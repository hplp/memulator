==> flow/design.v <==
`default_nettype none
module FT_UartTrigger (
	input wire					clock,  
	input wire					reset,  
	input wire [7:0]			tx_payload,  
	input wire 					tx_valid,	 
	output reg					sim_start,
	output reg					sim_end,
	output reg					sim_proc
    );
	localparam ar_Len = 8'd04;
	reg [7:0] arS [ar_Len-1:0];
	reg [7:0] arE [ar_Len-1:0];
	reg [7:0] arP [ar_Len-1:0];
	integer i;
	initial begin
		arS[0] <= 8'h41;  
		arS[1] <= 8'h42;  
		arS[2] <= 8'h43;  
		arS[3] <= 8'h44;  
		arE[0] <= 8'h45;  
		arE[1] <= 8'h46;  
		arE[2] <= 8'h47;  
		arE[3] <= 8'h48;  
		arP[0] <= 8'h70;  
		arP[1] <= 8'h72;  
		arP[2] <= 8'h6F;  
		arP[3] <= 8'h63;  
	end
	reg [7:0] countS;
	reg [7:0] countS_c;
	reg [7:0] countE;
	reg [7:0] countE_c;
	reg [7:0] countP;
	reg [7:0] countP_c;
	always @*
	begin
		sim_start <= 1'b0;
		sim_end <= 1'b0;
		sim_proc <= 1'b0;
		countS_c <= countS;
		countE_c <= countE;
		countP_c <= countP;
		if( countS == ar_Len ) begin
			sim_start <= 1'b1;
		end else if( tx_valid ) begin
			if(tx_payload == arS[countS]) begin
				countS_c <= countS + 1;
			end else begin
				countS_c <= 0;
			end
		end
		if( countE == ar_Len ) begin
			sim_end <= 1'b1;
		end else if( tx_valid ) begin
			if(tx_payload == arE[countE]) begin
				countE_c <= countE + 1;
			end else begin
				countE_c <= 0;
			end
		end
		if( countP == ar_Len ) begin
			sim_proc <= 1'b1;
		end else if( tx_valid ) begin
			if(tx_payload == arP[countP]) begin
				countP_c <= countP + 1;
			end else begin
				countP_c <= 0;
			end
		end
	end
	always @(posedge clock)
	begin
		if( reset) begin
			countS <= 0;
			countE <= 0;
			countP <= 0;
		end else begin
			countS <= countS_c;
			countE <= countE_c;
			countP <= countP_c;
		end
	end
endmodule
`default_nettype wire
# From RTL to reports: FT_UartTrigger
# Tool output for the design above, in the order of the flow.
# Line numbers count from 1 in the design file above.
# Library cell names are shortened.
# Not given: -
[inputs] top="FT_UartTrigger" clock="clock" library="sky130hd" lib_corner="tt_025C_1v80"

# Word level
# Source: Yosys, flattened and elaborated, memories not mapped. Widths are those after wreduce. Print and check cells do not count. Equal cells are merged and count once.
# Yosys's memory passes give these memory sizes; they may raise the number of words (mostly to a power of two), join words into wider ones and drop unused or constant bits.
[bits] register_bits=24 clocked_rd_ports_x_width=12 output_inout_bits=3 n_memories=3 elab_cells=33 romBits=48
[mem_list] name="arP" size=4 width=5 rd=1 write_ports=0 line=14 text="reg [7:0] arP [ar_Len-1:0];"
[mem_list] name="arE" size=4 width=4 rd=1 write_ports=0 line=13 text="reg [7:0] arE [ar_Len-1:0];"
[mem_list] name="arS" size=4 width=3 rd=1 write_ports=0 line=12 text="reg [7:0] arS [ar_Len-1:0];"
[op_classes] bitwise=3 muxes=12 reduce_and_logical=3 addsub=3 n_eq=6
[ops] operator="8-bit by 1-bit adder with 8-bit output with constant B" count=3
[ops] operator="8-bit by 3-bit equality test with 1-bit output with constant B" count=3
[ops] operator="8-bit equality test" count=3
[ops] operator="8-bit two-way mux" count=3
[ops] operator="2-bit two-way mux" count=6
[ops] operator="2-bit AND reduction" count=3
[ops] operator="1-bit NOT" count=3
[ops] operator="1-bit two-way mux" count=3

# Longest topological paths
# Yosys ltp: most cells in a row. Word level: on the elaborated netlist, between registers, memories and ports. Mapped: between sequential cells and ports; inverters and the memories' decode and read muxes count.
[depth] depth_word=5 abc_area=0 mapped_depth=7 depth_no_buf=6

# Mapped cells and area
# Yosys stat after the flow's synthesis: flattened, memories mapped to cells. It holds for the ABC_AREA given above (unset counts as 0); a run with the other value may have another netlist.
[mapped] stdcells=196 yosys_area_um2=1805.5 ff_cells=35 seqArea_um2=700.7
[types] cell_type="dfxtp_1" count=35 area_total_um2=700.672
[types] cell_type="xor2_1" count=19 area_total_um2=166.41
[types] cell_type="nor3_1" count=22 area_total_um2=110.106
[types] cell_type="xnor2_1" count=9 area_total_um2=78.826
[types] cell_type="ha_1" count=6 area_total_um2=75.072
[types] cell_type="nand4_1" count=9 area_total_um2=56.304
[types] cell_type="a211oi_1" count=7 area_total_um2=52.55
[types] cell_type="or3_1" count=8 area_total_um2=50.048
[types] cell_type="nand3_1" count=8 area_total_um2=40.038
[types] cell_type="and3_1" count=6 area_total_um2=37.536
[types] cell_type="nor2_1" count=10 area_total_um2=37.536
[types] cell_type="inv_1" count=9 area_total_um2=33.782
[types] cell_type="o21ai_4" count=2 area_total_um2=32.531
[types] cell_type="mux2i_1" count=3 area_total_um2=30.029
[types] cell_type="or4b_4" count=2 area_total_um2=27.526
[types] cell_type="clkbuf_1" count=6 area_total_um2=22.522
[types] cell_type="o211ai_1" count=3 area_total_um2=22.522
[types] cell_type="o21ai_0" count=4 area_total_um2=20.019
# Not listed: further types 23, cells in them 28.

# Timing after synthesis
# OpenSTA on the mapped netlist: ideal clock, no wires. The path of least setup slack (recovery checks aside). Input and output delay are each 20% of the period. Register names are those of the netlist, which keeps one name where synthesis merged equal registers.
[synth_path] kind="flip-flop to flip-flop" start="reg countE[0]" end="reg (name not given)" n_path_buf=1 required_time_ps=2482 setup_slack_ps=694 launch_ps=0 delay_ps=1875 t_arrival_ps=1787 setup_ps=88 period_ps=2570 stages=8 period_less_setup_slack_ps=1876
# "delay_ps" is the arrival time less input delay plus setup time.
# "stages" counts driving pins, that of a launching flip-flop among them; a cell with two outputs on the path counts twice.
# "period_less_setup_slack_ps" = period - worst setup slack (recovery checks aside). The figure is calculated, with input and output delays left at 20% of the set period.
[synth_via] cell_sequence="dfxtp_1 inv_1 ha_1 or4b_4 o21ai_4 a21oi_2 buf_2 a311oi_2"
[synth_lines] item="start, declared" line=32 text="reg [7:0] countE;"
[synth_lines] item="start, assigned" line=76 text="countE <= 0;"
[synth_lines] item="start, assigned" line=80 text="countE <= countE_c;"
# No chain of elaborated cells between the ends is given.

# Worst path after layout
# From the final timing report of record 1: the path of least setup slack in the routed layout; clock arrival at registers is part of the times.
# The path's times are printed in steps of 10 ps; the period is the one set.
[layout_path] kind="flip-flop to flip-flop" start="reg countP[1]" end="reg countP[1]" period_ps=1730 setup_slack_ps=-230 setup_ps=110 required_time_ps=1900 t_arrival_ps=2130 launch_ps=280 n_path_buf=2 stages=9
# The rows between start and end are the longest chain of elaborated cells between them; the timing report does not say that the signal goes this way. Where chains are equally long, one stands for them.
# Each line given opens the expression or statement behind the cell; cells for indexed reads and writes are added by Yosys, which also makes memories of some case tables.
[layout_via] cell_sequence="dfxtp_2 inv_2 ha_4 or4b_4 buf_6 o21ai_4 mux2i_2 buf_4 nor3_2" elab_chain_len=3 cone_cells=5 classes_between="1 x add/sub; 1 x eq/ne; 1 x mux; 1 x logic; 1 x reduce/logical"
[layout_lines] item="start, declared" line=34 text="reg [7:0] countP;"
[layout_lines] item="start, assigned" line=77 text="countP <= 0;"
[layout_lines] item="start, assigned" line=81 text="countP <= countP_c;"
[layout_lines] item="8-bit by 3-bit equality test with 1-bit output" line=62 text="if( countP == ar_Len ) begin"
[layout_lines] item="1-bit NOT"
[layout_lines] item="2-bit AND reduction"
[layout_lines] item="end, assigned" line=77
[layout_lines] item="end, assigned" line=81
[layout_lines] item="end, declared" line=34

## Implementation results

Record of 2 stored runs of the RTL-to-layout flow on FT_UartTrigger, platform sky130hd. The runs are unordered. Constraints: input delay and output delay 20% of the set period each, output load 0.01 pF.
"achievedPeriod_ps": clock period set for the run, less the worst setup slack. It is reckoned from that one timing run; input and output delays stay at 20% of the period that was set.

[flow] record 1: files
==> flow/run.sh <==
#!/bin/bash
# the make line also repeats the synthesis and layout settings of config.mk as NAME=value (left out here)
make -C /OpenROAD-flow-scripts/flow DESIGN_CONFIG=/design/flow/config.mk WORK_HOME=/design/flow/orfs CLKGATE_MAP_FILE= finish
==> flow/config.mk <==
export PLATFORM = sky130hd
export DESIGN_NAME = FT_UartTrigger
export DESIGN_NICKNAME = FT_UartTrigger
export VERILOG_FILES = /design/flow/design.v
export SDC_FILE = /design/flow/constraint.sdc
export NUM_CORES = 4
export LEC_CHECK = 0
export CAP_MARGIN = 0
export CORE_ASPECT_RATIO = 0.99
export CORE_MARGIN = 4
export CORE_UTILIZATION = 26
export CTS_CLUSTER_DIAMETER = 262
export HOLD_SLACK_MARGIN = 0.17
export MIN_ROUTING_LAYER = met1
export PLACE_DENSITY_LB_ADDON = 0.03
export SLEW_MARGIN = 30
export TNS_END_PERCENT = 10
==> flow/constraint.sdc <==
create_clock -name core_clock -period 1.73 [get_ports {clock}]
set_input_delay 0.3460 -clock core_clock [delete_from_list [all_inputs] [get_ports {clock}]]
set_output_delay 0.3460 -clock core_clock [all_outputs]
set_load 0.01 [all_outputs]

[flow] record 1: metrics
[metrics] final_cell_area_um2 = 2586.2
[metrics] achievedPeriod_ps = 1961
[metrics] synthesis_area_um2 = 1805.5
[metrics] worst_setup_slack_ps = -231
[metrics] design_die_area_um2 = 8341.5

[flow] record 2: files
==> flow/run.sh <==
#!/bin/bash
# the make line also repeats the synthesis and layout settings of config.mk as NAME=value (left out here)
make -C /OpenROAD-flow-scripts/flow DESIGN_CONFIG=/design/flow/config.mk WORK_HOME=/design/flow/orfs CLKGATE_MAP_FILE= finish
==> flow/config.mk <==
export PLATFORM = sky130hd
export DESIGN_NAME = FT_UartTrigger
export DESIGN_NICKNAME = FT_UartTrigger
export VERILOG_FILES = /design/flow/design.v
export SDC_FILE = /design/flow/constraint.sdc
export NUM_CORES = 4
export LEC_CHECK = 0
export ABC_AREA = 0
export CAP_MARGIN = 35
export CELL_PAD_IN_SITES_DETAIL_PLACEMENT = 2
export CORE_MARGIN = 2
export CORE_UTILIZATION = 29
export CTS_CLUSTER_SIZE = 81
export MIN_ROUTING_LAYER = met1
export PLACE_DENSITY = 0.94
export SETUP_SLACK_MARGIN = 0.13
export SLEW_MARGIN = 40
==> flow/constraint.sdc <==
create_clock -name core_clock -period 1.3 [get_ports {clock}]
set_input_delay 0.2600 -clock core_clock [delete_from_list [all_inputs] [get_ports {clock}]]
set_output_delay 0.2600 -clock core_clock [all_outputs]
set_load 0.01 [all_outputs]

[flow] record 2: metrics
[metrics] worst_setup_slack_ps = -795
[metrics] synthesis_area_um2 = 1805.5
[metrics] design_die_area_um2 = 6873.2
[metrics] achievedPeriod_ps = 2095
[metrics] final_cell_area_um2 = 3428.3
