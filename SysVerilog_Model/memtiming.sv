==> flow/design.v <==
`timescale 1ns / 1ps
module memtiming
  #(parameter BL = 8
)
  (
    output logic [4:0] stateout,
    output logic [7:0] BSTct,  
    output logic [7:0] tABARct,
    output logic [7:0] tABAct,  
    output logic [7:0] tCLct,  
    output logic [7:0] tCWLct,  
    output logic [7:0] tRASct,  
    output logic [7:0] tRCDct,  
    output logic [15:0] tREFIct,  
    output logic [7:0] tRFCct,  
    output logic [7:0] tRPct,  
    output logic [7:0] tRTPct,  
    output logic [7:0] tWRct,  
    input logic ACT,
    input logic BST,
    input logic CFG,
    input logic CKEH,
    input logic CKEL,
    input logic DPD,
    input logic DPDX,
    input logic MRR,
    input logic MRW,
    input logic PD,
    input logic PDX,
    input logic PR,
    input logic PRA,
    input logic RD,
    input logic RDA,
    input logic REF,
    input logic SRF,
    input logic [7:0] T_ABAR,
    input logic [7:0] T_ABA,
    input logic [7:0] T_CL,
    input logic [7:0] T_CWL,
    input logic [7:0] T_RAS,
    input logic [7:0] T_RCD,
    input logic [15:0] T_REFI,
    input logic [7:0] T_RFC,
    input logic [7:0] T_RP,
    input logic [7:0] T_RTP,
    input logic [7:0] T_WR,
    input logic WR,
    input logic WRA,
    input logic clk,
    input logic rst
);
    enum logic [4:0] {
        Idle           = 5'b00000,
        Activating     = 5'b00001,
        ActivePD       = 5'b00010,
        BankActive     = 5'b00011,
        Config         = 5'b00100,
        DeepPD         = 5'b00101,
        IdleMRR        = 5'b00110,
        IdleMRW        = 5'b00111,
        IdlePD         = 5'b01000,
        PowerOn        = 5'b01001,
        Precharging    = 5'b01010,
        Reading        = 5'b01011,
        ReadingAPR     = 5'b01100,
        Refreshing     = 5'b01101,
        Resetting      = 5'b01110,
        ResettingMRR   = 5'b01111,
        ResettingPD    = 5'b10000,
        SelfRefreshing = 5'b10001,
        Writing        = 5'b10010,
        WritingAPR     = 5'b10011
    } state, nextstate;
    assign stateout = state;
    always_comb begin
        nextstate = state;  
        case (state)
            Idle          : begin
                if (ACT) begin
                    nextstate = Activating;
                end
                else if (REF) begin
                    nextstate = Refreshing;
                end
                else if (SRF) begin
                    nextstate = SelfRefreshing;
                end
                else if (rst) begin
                    nextstate = Resetting;
                end
                else if (PD) begin
                    nextstate = IdlePD;
                end
                else if (DPD) begin
                    nextstate = DeepPD;
                end
                else if (MRW) begin
                    nextstate = IdleMRW;
                end
                else if (MRR) begin
                    nextstate = IdleMRR;
                end
            end
            Activating    : begin
                if (tRCDct==8'd1) begin
                    nextstate = BankActive;
                end
                else if (CKEL) begin
                    nextstate = ActivePD;
                end
            end
            ActivePD      : begin
                if (CKEH) begin
                    nextstate = BankActive;
                end
                else if (CKEL) begin
                    nextstate = ActivePD;
                end
            end
            BankActive    : begin
                if (WR&&(tCWLct==8'd1)) begin
                    nextstate = Writing;
                end
                else if (WRA&&(tCWLct==8'd1)) begin
                    nextstate = WritingAPR;
                end
                else if (RD&&(tCLct==8'd1)) begin
                    nextstate = Reading;
                end
                else if (RDA&&(tCLct==8'd1)) begin
                    nextstate = ReadingAPR;
                end
                else if (PR&&(tRASct==0)) begin
                    nextstate = Precharging;
                end
                else if (CKEL) begin
                    nextstate = ActivePD;
                end
            end
            Config        : begin
                begin
                    nextstate = Resetting;
                end
            end
            DeepPD        : begin
                if (DPDX) begin
                    nextstate = PowerOn;
                end
            end
            IdleMRR       : begin
                begin
                    nextstate = Idle;
                end
            end
            IdleMRW       : begin
                begin
                    nextstate = Idle;
                end
            end
            IdlePD        : begin
                if (PDX) begin
                    nextstate = Idle;
                end
            end
            PowerOn       : begin
                if (rst) begin
                    nextstate = Resetting;
                end
            end
            Precharging   : begin
                if (tRPct==8'd1) begin
                    nextstate = Idle;
                end
            end
            Reading       : begin
                if (RDA) begin
                    nextstate = ReadingAPR;
                end
                else if (PR&&(tRTPct==0)&&(tRASct==0)) begin
                    nextstate = Precharging;
                end
                else if (WR) begin
                    nextstate = Writing;
                end
                else if ((tABARct==0)) begin
                    nextstate = BankActive;
                end
                else if (WRA) begin
                    nextstate = WritingAPR;
                end
            end
            ReadingAPR    : begin
                if ((BSTct==0)&&(tRTPct==0)&&(tRASct==0)) begin
                    nextstate = Precharging;
                end
            end
            Refreshing    : begin
                if (tRFCct==8'd1) begin
                    nextstate = Idle;
                end
            end
            Resetting     : begin
                if (MRR) begin
                    nextstate = ResettingMRR;
                end
                else if (PD) begin
                    nextstate = ResettingPD;
                end
                else if (CFG) begin
                    nextstate = Config;
                end
                else begin
                    nextstate = Idle;
                end
            end
            ResettingMRR  : begin
                begin
                    nextstate = Resetting;
                end
            end
            ResettingPD   : begin
                if (PDX) begin
                    nextstate = Resetting;
                end
            end
            SelfRefreshing: begin
                if (CKEH) begin
                    nextstate = Idle;
                end
                else if (CKEL) begin
                    nextstate = SelfRefreshing;
                end
            end
            Writing       : begin
                if (WRA) begin
                    nextstate = WritingAPR;
                end
                else if (PR&&(tWRct==0)&&(tRASct==0)) begin
                    nextstate = Precharging;
                end
                else if (RD) begin
                    nextstate = Reading;
                end
                else if ((tABAct==0)) begin
                    nextstate = BankActive;
                end
                else if (RDA) begin
                    nextstate = ReadingAPR;
                end
            end
            WritingAPR    : begin
                if ((BSTct==0)&&(tWRct==0)&&(tRASct==0)) begin
                    nextstate = Precharging;
                end
            end
        endcase
    end
    always_ff @(posedge clk) begin
        if (rst)
            state <= Idle;
        else
            state <= nextstate;
    end
    always_ff @(posedge clk) begin
        if (rst) begin
            BSTct[7:0] <= BL;
            tABARct[7:0] <= T_ABAR;
            tABAct[7:0] <= T_ABA;
            tCLct[7:0] <= T_CL;
            tCWLct[7:0] <= T_CWL;
            tRASct[7:0] <= T_RAS;
            tRCDct[7:0] <= T_RCD;
            tREFIct[15:0] <= T_REFI;
            tRFCct[7:0] <= T_RFC;
            tRPct[7:0] <= T_RP;
            tRTPct[7:0] <= T_RTP;
            tWRct[7:0] <= T_WR;
        end
        else begin
            BSTct[7:0] <= BL;  
            tABARct[7:0] <= T_ABAR;  
            tABAct[7:0] <= T_ABA;  
            tCLct[7:0] <= T_CL;  
            tCWLct[7:0] <= T_CWL;  
            tRASct[7:0] <= T_RAS;  
            tRCDct[7:0] <= T_RCD;  
            tREFIct[15:0] <= T_REFI;  
            tRFCct[7:0] <= T_RFC;  
            tRPct[7:0] <= T_RP;  
            tRTPct[7:0] <= T_RTP;  
            tWRct[7:0] <= T_WR;  
            case (nextstate)
                Idle          : begin
                    tREFIct[15:0] <= (tREFIct>1)?tREFIct-1:tREFIct;
                end
                Activating    : begin
                    tRASct[7:0] <= tRASct-1;
                    tRCDct[7:0] <= tRCDct-1;
                end
                BankActive    : begin
                    tCLct[7:0] <= (tCLct>1)?tCLct-1:tCLct;
                    tCWLct[7:0] <= (tCWLct>1)?tCWLct-1:tCWLct;
                    tRASct[7:0] <= (tRASct>0)?tRASct-1:tRASct;
                    tREFIct[15:0] <= (tREFIct>1)?tREFIct-1:tREFIct;
                end
                Precharging   : begin
                    tRPct[7:0] <= tRPct-8'd1;
                end
                Reading       : begin
                    BSTct[7:0] <= (BSTct>0)?BSTct-1:BSTct;
                    tABARct[7:0] <= (tABARct>0)?tABARct-1:tABARct;
                    tCLct[7:0] <= tCLct;
                    tCWLct[7:0] <= tCWLct;
                    tRASct[7:0] <= (tRASct>0)?tRASct-1:tRASct;
                    tRTPct[7:0] <= (tRTPct>0)?tRTPct-1:tRTPct;
                end
                ReadingAPR    : begin
                    BSTct[7:0] <= (BSTct>0)?BSTct-1:BSTct;
                    tRASct[7:0] <= (tRASct>0)?tRASct-1:tRASct;
                    tRTPct[7:0] <= (tRTPct>0)?tRTPct-1:tRTPct;
                end
                Refreshing    : begin
                    tRFCct[7:0] <= tRFCct-1;
                end
                Writing       : begin
                    BSTct[7:0] <= (BSTct>0)?BSTct-1:BSTct;
                    tABAct[7:0] <= (tABAct>0)?tABAct-1:tABAct;
                    tCLct[7:0] <= (tCLct>1)?tCLct-1:tCLct;
                    tCWLct[7:0] <= tCWLct;
                    tRASct[7:0] <= (tRASct>0)?tRASct-1:tRASct;
                    tWRct[7:0] <= (tWRct>0)?tWRct-1:tWRct;
                end
                WritingAPR    : begin
                    BSTct[7:0] <= (BSTct>0)?BSTct-1:BSTct;
                    tCLct[7:0] <= tCLct;
                    tRASct[7:0] <= (tRASct>0)?tRASct-1:tRASct;
                    tWRct[7:0] <= (tWRct>0)?tWRct-1:tWRct;
                end
            endcase
        end
    end
endmodule
# [Step by step through the tools: memtiming]
# The steps from the RTL of memtiming to its reports follow in flow order.
# Lines are those of the file above, counted from 1.
# Operators carry their Yosys type and port widths (W data, S select, Z words).
# Cell names lack the library's common part.
# A cell with - has no value.
[inputs] top_module="memtiming" clk_port="clk" cell_library="sky130hd" corner="tt_025C_1v80"

# [After elaboration]
# Source: Yosys, flattened and elaborated, memories not mapped. Widths are those after wreduce. Registers that Yosys merges into a memory's read port (data or address) are not register bits. Print and check cells do not count. Equal cells are merged and count once.
[word_totals] latchBits=0 out_inout_bits=109 elab_cells=181 ramBits=0 memories=0 rom_bits=0 ff_bits=109 in_bits=117 clocked_rd_ports_x_width=0
[classes] n_cmp=9 reduce_logical=34 n_mux=70 n_mul=0 eq_ne=42 addsub=12 logic=1 div=0 n_shift=0
[op_table] operator="$mux W8" n=24
[op_table] operator="$mux W5" n=38
[op_table] operator="$pmux W5 S18" n=1
[op_table] operator="$sub A8 B1 Y8 const B" n=11
[op_table] operator="$gt A8 B1 Y1 const B" n=8
[op_table] operator="$eq A5 B4 Y1 const B" n=12
[op_table] operator="$logic_not A8 Y1" n=6
[op_table] operator="$pmux W8 S2" n=3
[op_table] operator="$mux W16" n=3
[op_table] operator="$eq A8 B1 Y1 const B" n=5
[op_table] operator="$eq A5 B5 Y1 const B" n=6
[op_table] operator="$eq A5 B3 Y1 const B" n=4
[op_table] operator="$reduce_or A2 Y1" n=9
[op_table] operator="$sub A16 B1 Y16 const B" n=1
[op_table] operator="$gt A16 B1 Y1 const B" n=1
[op_table] operator="$ne A3 B1 Y1 const B" n=5
[op_table] operator="$eq A5 B2 Y1 const B" n=3
[op_table] operator="$logic_and A1 B1 Y1" n=13
[op_table] operator="$eq A5 B1 Y1 const B" n=2
[op_table] operator="$logic_not A5 Y1" n=2
[op_table] operator="$ne A3 B3 Y1 const B" n=3
[op_table] operator="$reduce_or A5 Y1" n=1
[op_table] operator="$ne A2 B1 Y1 const B" n=2
[op_table] operator="$reduce_and A2 Y1" n=2
[op_table] operator="$reduce_or A4 Y1" n=1
[op_table] operator="$mux W3" n=1
[op_table] operator="$not A1 Y1" n=1

# [Logic depth]
# Depth = most cells in a row (Yosys ltp): at word level without a register or memory, in the mapped netlist without a sequential cell, where the memories' decode and read muxes count.
[logic_depth] ltp_word=13 ABC_AREA=0 mapped_depth=13

# [Netlist]
# Yosys stat after the flow's synthesis: flattened, memories mapped to cells. It holds for the ABC_AREA given above (unset counts as 0); a run with the other value may have another netlist.
# Totals and module areas in this step are rounded.
[by_type] cell_type="edfxtp_1" n=72
[by_type] cell_type="dfxtp_1" n=37
[by_type] cell_type="mux2_2" n=39
[by_type] cell_type="xnor2_1" n=38
[by_type] cell_type="xor2_1" n=35
[by_type] cell_type="ha_1" n=21
[by_type] cell_type="nand2_1" n=67
[by_type] cell_type="o21ai_0" n=49
[by_type] cell_type="nor2_1" n=52
[by_type] cell_type="inv_1" n=35
[by_type] cell_type="nor3_1" n=25
[by_type] cell_type="nor4_1" n=20
[by_type] cell_type="a21oi_1" n=21
[by_type] cell_type="mux2_1" n=9
[by_type] cell_type="nand3_1" n=19
[by_type] cell_type="nor3b_1" n=12
[by_type] cell_type="clkbuf_1" n=22
[by_type] cell_type="and3_1" n=10
# Other cell types: 52; their cells: 146.
[mapped] ff_cells=109 stdcells=729 yosys_area_um2=7050 seq_area_um2=2900

# [Worst setup path after synthesis]
# Source: OpenSTA report_checks on the synthesized netlist (no wires, ideal clock, input and output delay 20% of the period each), path of least setup slack; recovery checks are left aside. Register names are those of the netlist, which keeps one name where synthesis merged equal registers.
[synth_path] path_type="reg2reg" startpoint="register tWRct[2]" endpoint="register tCWLct[0]" arrival_ps=3642 stages=10 period_ps=4400 setup_slack_ps=370 n_path_buf=2 path_delay_ps=4030 synth_period_reached_ps=4030
# "path_delay_ps" = arrival - input delay + setup time.
# "stages" counts driving pins, that of a launching flip-flop among them; a cell with two outputs on the path counts twice.
# "synth_period_reached_ps" is the clock period less the worst setup slack; recovery checks do not enter. This is arithmetic on one report: input and output delays are still those of the set period (20% each).
# The rows between start and end are the longest chain of elaborated cells between them; the timing report does not say that the signal goes this way. Where chains are equally long, one stands for them.
# Each line given opens the expression or statement behind the cell; cells for indexed reads and writes are added by Yosys, which also makes memories of some case tables.
# A register here has more assigning lines than the two given.
# The path ends at the enable pin of a flip-flop; only ways to that pin are counted.
[synth_via] path_cell_list="edfxtp_1 -> or4_4 -> or4b_1 -> o211ai_1 -> o311ai_1 -> nor4b_4 -> nor4_1 -> buf_2 -> buf_2 -> a221oi_1" elab_chain_cells=10
[synth_lines] item="start, declared" line=18 source="output logic [7:0] tWRct,"
[synth_lines] item="start, assigned" line=331 source="tWRct[7:0] <= (tWRct>0)?tWRct-1:tWRct;"
[synth_lines] item="start, assigned" line=337 source="tWRct[7:0] <= (tWRct>0)?tWRct-1:tWRct;"
[synth_lines] item="$logic_not A8 Y1" line=238 source="else if (PR&&(tWRct==0)&&(tRASct==0)) begin"
[synth_lines] item="$logic_and A1 B1 Y1 (2 in a row)" line=238
[synth_lines] item="$mux W5" line=238
[synth_lines] item="$mux W5" line=235 source="if (WRA) begin"
[synth_lines] item="$pmux W5 S18" line=77 source="case (state)"
[synth_lines] item="$eq A5 B5 Y1" line=292 source="case (nextstate)"
[synth_lines] item="$reduce_or A2 Y1"
[synth_lines] item="$ne A2 B1 Y1"
[synth_lines] item="$reduce_and A2 Y1"
[synth_lines] item="end, assigned" line=302 source="tCWLct[7:0] <= (tCWLct>1)?tCWLct-1:tCWLct;"
[synth_lines] item="end, assigned" line=313 source="tCWLct[7:0] <= tCWLct;"
[synth_lines] item="end, declared" line=11 source="output logic [7:0] tCWLct,"

# [Timing after layout]
# From the final timing report of entry A: the path of least setup slack in the routed layout; clock arrival at registers is part of the times.
# The report prints the path's times to 10 ps; the period is as set.
[layout_path] path_type="in2reg" startpoint="input port PR" endpoint="register tREFIct[11]" input_delay_ps=1200 arrival_ps=4930 period_ps=5990 stages=10 n_path_buf=2 setup_slack_ps=1200
# The rows between start and end are the longest chain of elaborated cells between them; the timing report does not say that the signal goes this way. Where chains are equally long, one stands for them.
# A register here has more assigning lines than the two given.
# The path ends at the enable pin of a flip-flop; only ways to that pin are counted.
[layout_via] path_cell_list="clkdlybuf4s50_1 -> nor4bb_1 -> nand2_1 -> o211ai_1 -> o311ai_1 -> nor4b_4 -> xnor2_1 -> nor3_4 -> nand3_1 -> buf_4" elab_chain_cells=10
[layout_lines] item="start, declared" line=30 source="input logic PR,"
[layout_lines] item="$logic_and A1 B1 Y1" line=133 source="else if (PR&&(tRASct==0)) begin"
[layout_lines] item="$mux W5" line=133
[layout_lines] item="$mux W5" line=130 source="else if (RDA&&(tCLct==8'd1)) begin"
[layout_lines] item="$mux W5" line=127 source="else if (RD&&(tCLct==8'd1)) begin"
[layout_lines] item="$mux W5" line=124 source="else if (WRA&&(tCWLct==8'd1)) begin"
[layout_lines] item="$mux W5" line=121 source="if (WR&&(tCWLct==8'd1)) begin"
[layout_lines] item="$pmux W5 S18" line=77 source="case (state)"
[layout_lines] item="$eq A5 B2 Y1" line=292 source="case (nextstate)"
[layout_lines] item="$reduce_or A2 Y1"
[layout_lines] item="$ne A3 B1 Y1"
[layout_lines] item="end, assigned" line=294 source="tREFIct[15:0] <= (tREFIct>1)?tREFIct-1:tREFIct;"
[layout_lines] item="end, assigned" line=304 source="tREFIct[15:0] <= (tREFIct>1)?tREFIct-1:tREFIct;"
[layout_lines] item="end, declared" line=14 source="output logic [15:0] tREFIct,"

==> runs of memtiming <==
Settings and measured results of 2 stored flow runs for module memtiming (sky130hd), not sorted in any way. The constraints put input and output delay at 20% of the set period each and load the outputs with 0.01 pF.
By "achieved clock period" is meant the clock period of the run minus its worst setup slack. This is arithmetic on one report: input and output delays are still those of the set period (20% each).
"worst setup path time" is the time allowed to the run's worst setup path (the clock period less input and output delay, where it has them) less its slack. Clock arrival times count: a late capture clock shortens it, a late launch clock lengthens it.
"power" rests on the timing tool's default activity at the inputs, not on a simulated workload.
"worst setup path time" is known to 10 ps.
The measured numbers are rounded.
[entry A] settings: period_ns=5.99, CORE_UTILIZATION=15, SETUP_SLACK_MARGIN=-0.31, PLACE_DENSITY_LB_ADDON=0.18, CORE_ASPECT_RATIO=0.98, CORE_MARGIN=8, CELL_PAD_IN_SITES_DETAIL_PLACEMENT=2, GPL_ROUTABILITY_DRIVEN=0, CTS_CLUSTER_DIAMETER=356, MIN_ROUTING_LAYER=met1, CAP_MARGIN=20, SLEW_MARGIN=20
[entry A] result: chip area after synthesis (Yosys) 7050 um2, die area 54200 um2, standard-cell area of the final layout 10400 um2, utilization 0.224, worst setup slack after layout 1200 ps, total negative slack 0 ps, worst hold slack 533 ps, power 4060 uW, achieved clock period 4794 ps, worst setup path time 3600 ps, worst setup path kind in2reg
[entry B] settings: period_ns=5.5, CAP_MARGIN=20, CORE_MARGIN=2, CORE_UTILIZATION=40, SLEW_MARGIN=20
[entry B] result: chip area after synthesis (Yosys) 7050 um2, die area 18700 um2, standard-cell area of the final layout 9850 um2, utilization 0.569, worst setup slack after layout 1100 ps, total negative slack 0 ps, worst hold slack 555 ps, power 4170 uW, achieved clock period 4397 ps, worst setup path time 3300 ps, worst setup path kind in2reg
